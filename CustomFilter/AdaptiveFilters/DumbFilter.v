==> flow/design.v <==
module LMS_Filter(
    input clk,
    input reset,
    input signed [15:0] input_signal,
    input signed [15:0] desired_signal,
    input signed [15:0] mu,  
    output signed [15:0] output_signal,
    output signed [15:0] error_signal
);
    parameter N = 101;  
    reg signed [15:0] weights[N-1:0];  
    reg signed [15:0] x[N-1:0];  
    reg signed [31:0] y;  
    reg signed [31:0] e;  
    integer i;
    always @(posedge clk or posedge reset) begin
        if (reset) begin
            for (i = 0; i < N; i = i + 1) begin
                x[i] <= 0;
            end
        end else begin
            x[0] <= input_signal;
            for (i = 1; i < N; i = i + 1) begin
                x[i] <= x[i-1];
            end
        end
    end
    always @(posedge clk or posedge reset) begin
        if (reset) begin
            y <= 0;
        end else begin
            y <= 0;
            for (i = 0; i < N; i = i + 1) begin
                y <= y + x[i] * weights[i];
            end
        end
    end
    always @(posedge clk or posedge reset) begin
        if (reset) begin
            e <= 0;
        end else begin
            e <= desired_signal - y[31:16];  
        end
    end
    always @(posedge clk or posedge reset) begin
        if (reset) begin
            for (i = 0; i < N; i = i + 1) begin
                weights[i] <= 0;
            end
        end else begin
            for (i = 0; i < N; i = i + 1) begin
                weights[i] <= weights[i] + (mu * e[31:16] * x[i] >>> 15);
            end
        end
    end
    assign output_signal = y[31:16];  
    assign error_signal = e[31:16];  
endmodule
From RTL to reports: LMS_Filter
What the tools print for LMS_Filter, step after step.
Lines are those of the file above, counted from 1.
Operators carry their Yosys type and port widths (W data, S select, Z words).
Cell names lack the library's common part.
Not given: -
- top: LMS_Filter
- clock port: clk
- standard-cell library: sky130hd
- corner: tt_025C_1v80

Word-level counts
Yosys after proc, flatten, opt, wreduce and memory -nomap, before mapping. Enables and synchronous resets that opt folds into registers are not counted as muxes. Print and check cells are not counted. Equal cells are merged and count once.
- bits of input ports: 50
- output and inout port bits at 32
- register bits: 1681
- multiply operators at 3
- $add $sub $neg at 3
- operators by type and width (operator ; count):
    $mul A16 B16 Y32 ; 1
    $mul A16 B16 Y16 ; 1
    $add A32 B32 Y32 ; 1
    $sub A16 B16 Y17 ; 1
    $add A16 B1 Y16 ; 1
    $mul A16 B1 Y16 ; 1

Longest topological paths
Longest topological path by Yosys (ltp), each cell counted once; first at word level (registers and memories cut), then after technology mapping (sequential cells cut; the memories' decode and read muxes count).
- depth in word-level cells at 3
- ABC_AREA at 0
- depth in mapped cells: 37
- depth with buffers taken out at 33

Netlist
The flow's flattened synthesis, as Yosys stat reports it; memories are mapped. The netlist is that of the ABC_AREA named above (0 if unset); the other value can give another one.
- cells by type (cell type ; count):
    dfrtp_1 ; 1665
    fa_1 ; 371
    ha_1 ; 162
    inv_1 ; 397
    nand2_1 ; 233
    and2_1 ; 129
    xnor2_1 ; 72
    clkbuf_1 ; 73
    buf_4 ; 31
    and3_1 ; 36
    xor2_1 ; 19
    a21o_1 ; 21
    a21oi_1 ; 26
    nand2b_1 ; 20
    nor2_1 ; 23
    o21a_1 ; 9
    xnor3_1 ; 3
    nand3_1 ; 13
Other cell types: 38; their cells: 88.
- flip-flops: 1665
- noted cells in the netlist: 3391
- cell area after synthesis: 57182.3 sq um
- sequential area: 41665.0 sq um

Path before layout
OpenSTA on the mapped netlist: ideal clock, no wires. The path of least setup slack (recovery checks aside). Input and output delay are each 20% of the period. Register names are those of the netlist, which keeps one name where synthesis merged equal registers.
- path kind: input port to flip-flop
- start point: in mu[0]
- end point: reg weights[100][15]
- noted arrival time: 9.300 ns
- noted path delay: 7.060 ns
- noted external input delay: 2.320 ns
- launch time at the first pin: 2.320 ns
- stages on the path: 33
- path slack at 2.220 ns
- library setup time: 0.080 ns
- period at 11.6 ns
- noted buffers on the path: 2
- period reached after synthesis at 9.38 ns
"path delay" = arrival - input delay + setup time.
"stages on the path": output pins that drive a net of the path, with the launching flip-flop's if there is one; two outputs of one cell count as two.
"period reached after synthesis" = period - worst setup slack (recovery checks aside). The figure is calculated, with input and output delays left at 20% of the set period.
Between the ends stands the longest chain of elaborated cells between them, by number of cells; it is not shown to be the way that was timed. Of several equally long chains one is given.
Each line given opens the expression or statement behind the cell; cells for indexed reads and writes are added by Yosys, which also makes memories of some case tables.
- cells stage by stage: buf_2 -> nor2b_1 -> ha_1 -> nor3b_1 -> xnor2_1 -> and2_1 -> clkbuf_1 -> nand2_1 -> fa_1 -> inv_1 -> fa_1 -> ha_1 -> inv_1 -> fa_1 -> fa_1 -> inv_1 -> fa_1 -> ha_1 -> a21oi_1 -> o21ai_1 -> a2111oi_0 -> nor2_1 -> a211oi_1 -> xnor2_1 -> xnor3_1 -> ha_1 -> nand3_1 -> nor2_1 -> nand4_1 -> nor2_1 -> nand4_1 -> nor2_1 -> xnor2_1
- noted length of the longest elaborated chain: 3
- elaborated cells between the ends (all ways): 3
- RTL lines, path post-synthesis (what ; RTL line ; source):
    from (decl) ; 6 ; input signed [15:0] mu,
    $mul A16 B1 Y16 ; 52 ; weights[i] <= weights[i] + (mu * e[31:16] * x[i] >>> 15);
    $mul A16 B16 Y16 ; 52 ;
    $add A16 B1 Y16 ; 52 ;
    to (assign) ; 48 ; weights[i] <= 0;
    to (assign) ; 52 ;
    to (decl) ; 11 ; reg signed [15:0] weights[N-1:0];

Timing after layout
Path of least setup slack in the final report of run A (OpenROAD, finished layout, wires in). Where an end is a register, its clock arrival counts in the times.
- path kind: input port to flip-flop
- start point: in mu[3]
- end point: reg weights[100][6]
- stages on the path: 32
- path slack at -1.31 ns
- noted buffers on the path: 8
- noted arrival time: 8.33 ns
- launch time at the first pin: 1.26 ns
- period at 6.29 ns
- library setup time: 0.12 ns
- noted external input delay: 1.26 ns
Between the ends stands the longest chain of elaborated cells between them, by number of cells; it is not shown to be the way that was timed. Of several equally long chains one is given.
- cells stage by stage: buf_8 -> nor4_4 -> buf_4 -> nand4_4 -> nor3_2 -> xnor2_1 -> and2_4 -> buf_12 -> nand2_2 -> fa_1 -> fa_2 -> fa_1 -> fa_1 -> fa_1 -> fa_2 -> xor2_2 -> xnor2_1 -> xnor2_1 -> xnor2_1 -> xnor3_1 -> xnor2_1 -> xnor2_1 -> xnor3_2 -> ha_4 -> nand3_4 -> nor2_4 -> buf_4 -> buf_6 -> buf_6 -> buf_6 -> buf_6 -> xor2_1
- noted length of the longest elaborated chain: 3
- elaborated cells between the ends (all ways): 3
- RTL lines, path post-layout (what ; RTL line ; source):
    from (decl) ; 6 ; input signed [15:0] mu,
    $mul A16 B1 Y16 ; 52 ; weights[i] <= weights[i] + (mu * e[31:16] * x[i] >>> 15);
    $mul A16 B16 Y16 ; 52 ;
    $add A16 B1 Y16 ; 52 ;
    to (assign) ; 48 ; weights[i] <= 0;
    to (assign) ; 52 ;
    to (decl) ; 11 ; reg signed [15:0] weights[N-1:0];

Ticket comment

Stored flow runs of LMS_Filter (2 of them; Yosys, OpenROAD, sky130hd). They differ in their settings and are not a sequence. Constraints: input delay and output delay 20% of the set period each, output load 0.01 pF.
By "achieved period" is meant the clock period of the run minus its worst setup slack. This is arithmetic on one report: input and output delays are still those of the set period (20% each).
"time of the worst setup path": the worst setup path's part of the clock period (all of it between registers, 20% less for each end at a port) less its slack. A launch clock that arrives late makes it longer, a capture clock that arrives late makes it shorter.
By "power consumption" is meant OpenSTA's value without simulated activity: inputs other than the clock are taken to toggle once in ten clock periods, and the tool carries that through the logic.

Run A
Settings were period_ns = 6.29; CORE_UTILIZATION = 34; SETUP_SLACK_MARGIN = 0.34; PLACE_DENSITY_LB_ADDON = 0.22; CORE_MARGIN = 6; CELL_PAD_IN_SITES_GLOBAL_PLACEMENT = 3; TNS_END_PERCENT = 60; ABC_AREA = 0; GPL_TIMING_DRIVEN = 1; GPL_ROUTABILITY_DRIVEN = 1; CTS_CLUSTER_SIZE = 52; CTS_CLUSTER_DIAMETER = 23; SLEW_MARGIN = 5; MIN_ROUTING_LAYER = met2; CAP_MARGIN = 20
- power consumption: 31.537 mW
- worst slack on setup checks at -1.315 ns
- post-route worst hold slack: 0.263 ns
- final setup TNS: -18.575 ns
- noted the std-cell area (final layout): 76,896.2 sq um
- utilization after routing at 0.463
- noted the time of the worst setup path: 6.35 ns
- type of the worst setup path: input port to flip-flop
- noted the area of the synthesized netlist: 57,182.3 sq um
- achieved period: 7.605 ns
- die footprint: 178,168.0 sq um

Run B
Settings were period_ns = 10.3; CORE_UTILIZATION = 29; SETUP_SLACK_MARGIN = -0.36; PLACE_DENSITY_LB_ADDON = 0.25; CELL_PAD_IN_SITES_GLOBAL_PLACEMENT = 2; CELL_PAD_IN_SITES_DETAIL_PLACEMENT = 2; TNS_END_PERCENT = 40; GPL_ROUTABILITY_DRIVEN = 0; CTS_CLUSTER_SIZE = 47; SLEW_MARGIN = 40; MIN_ROUTING_LAYER = met2; MAX_ROUTING_LAYER = met5; CAP_MARGIN = 20; CORE_MARGIN = 2
- noted the time of the worst setup path: 7.42 ns
- type of the worst setup path: input port to flip-flop
- worst slack on setup checks at 0.823 ns
- noted the std-cell area (final layout): 67,278.3 sq um
- power consumption: 13.156 mW
- noted the area of the synthesized netlist: 57,182.3 sq um
- post-route worst hold slack: 0.302 ns
- final setup TNS: 0.000 ns
- achieved period: 9.477 ns
- die footprint: 200,749.0 sq um
- utilization after routing at 0.344
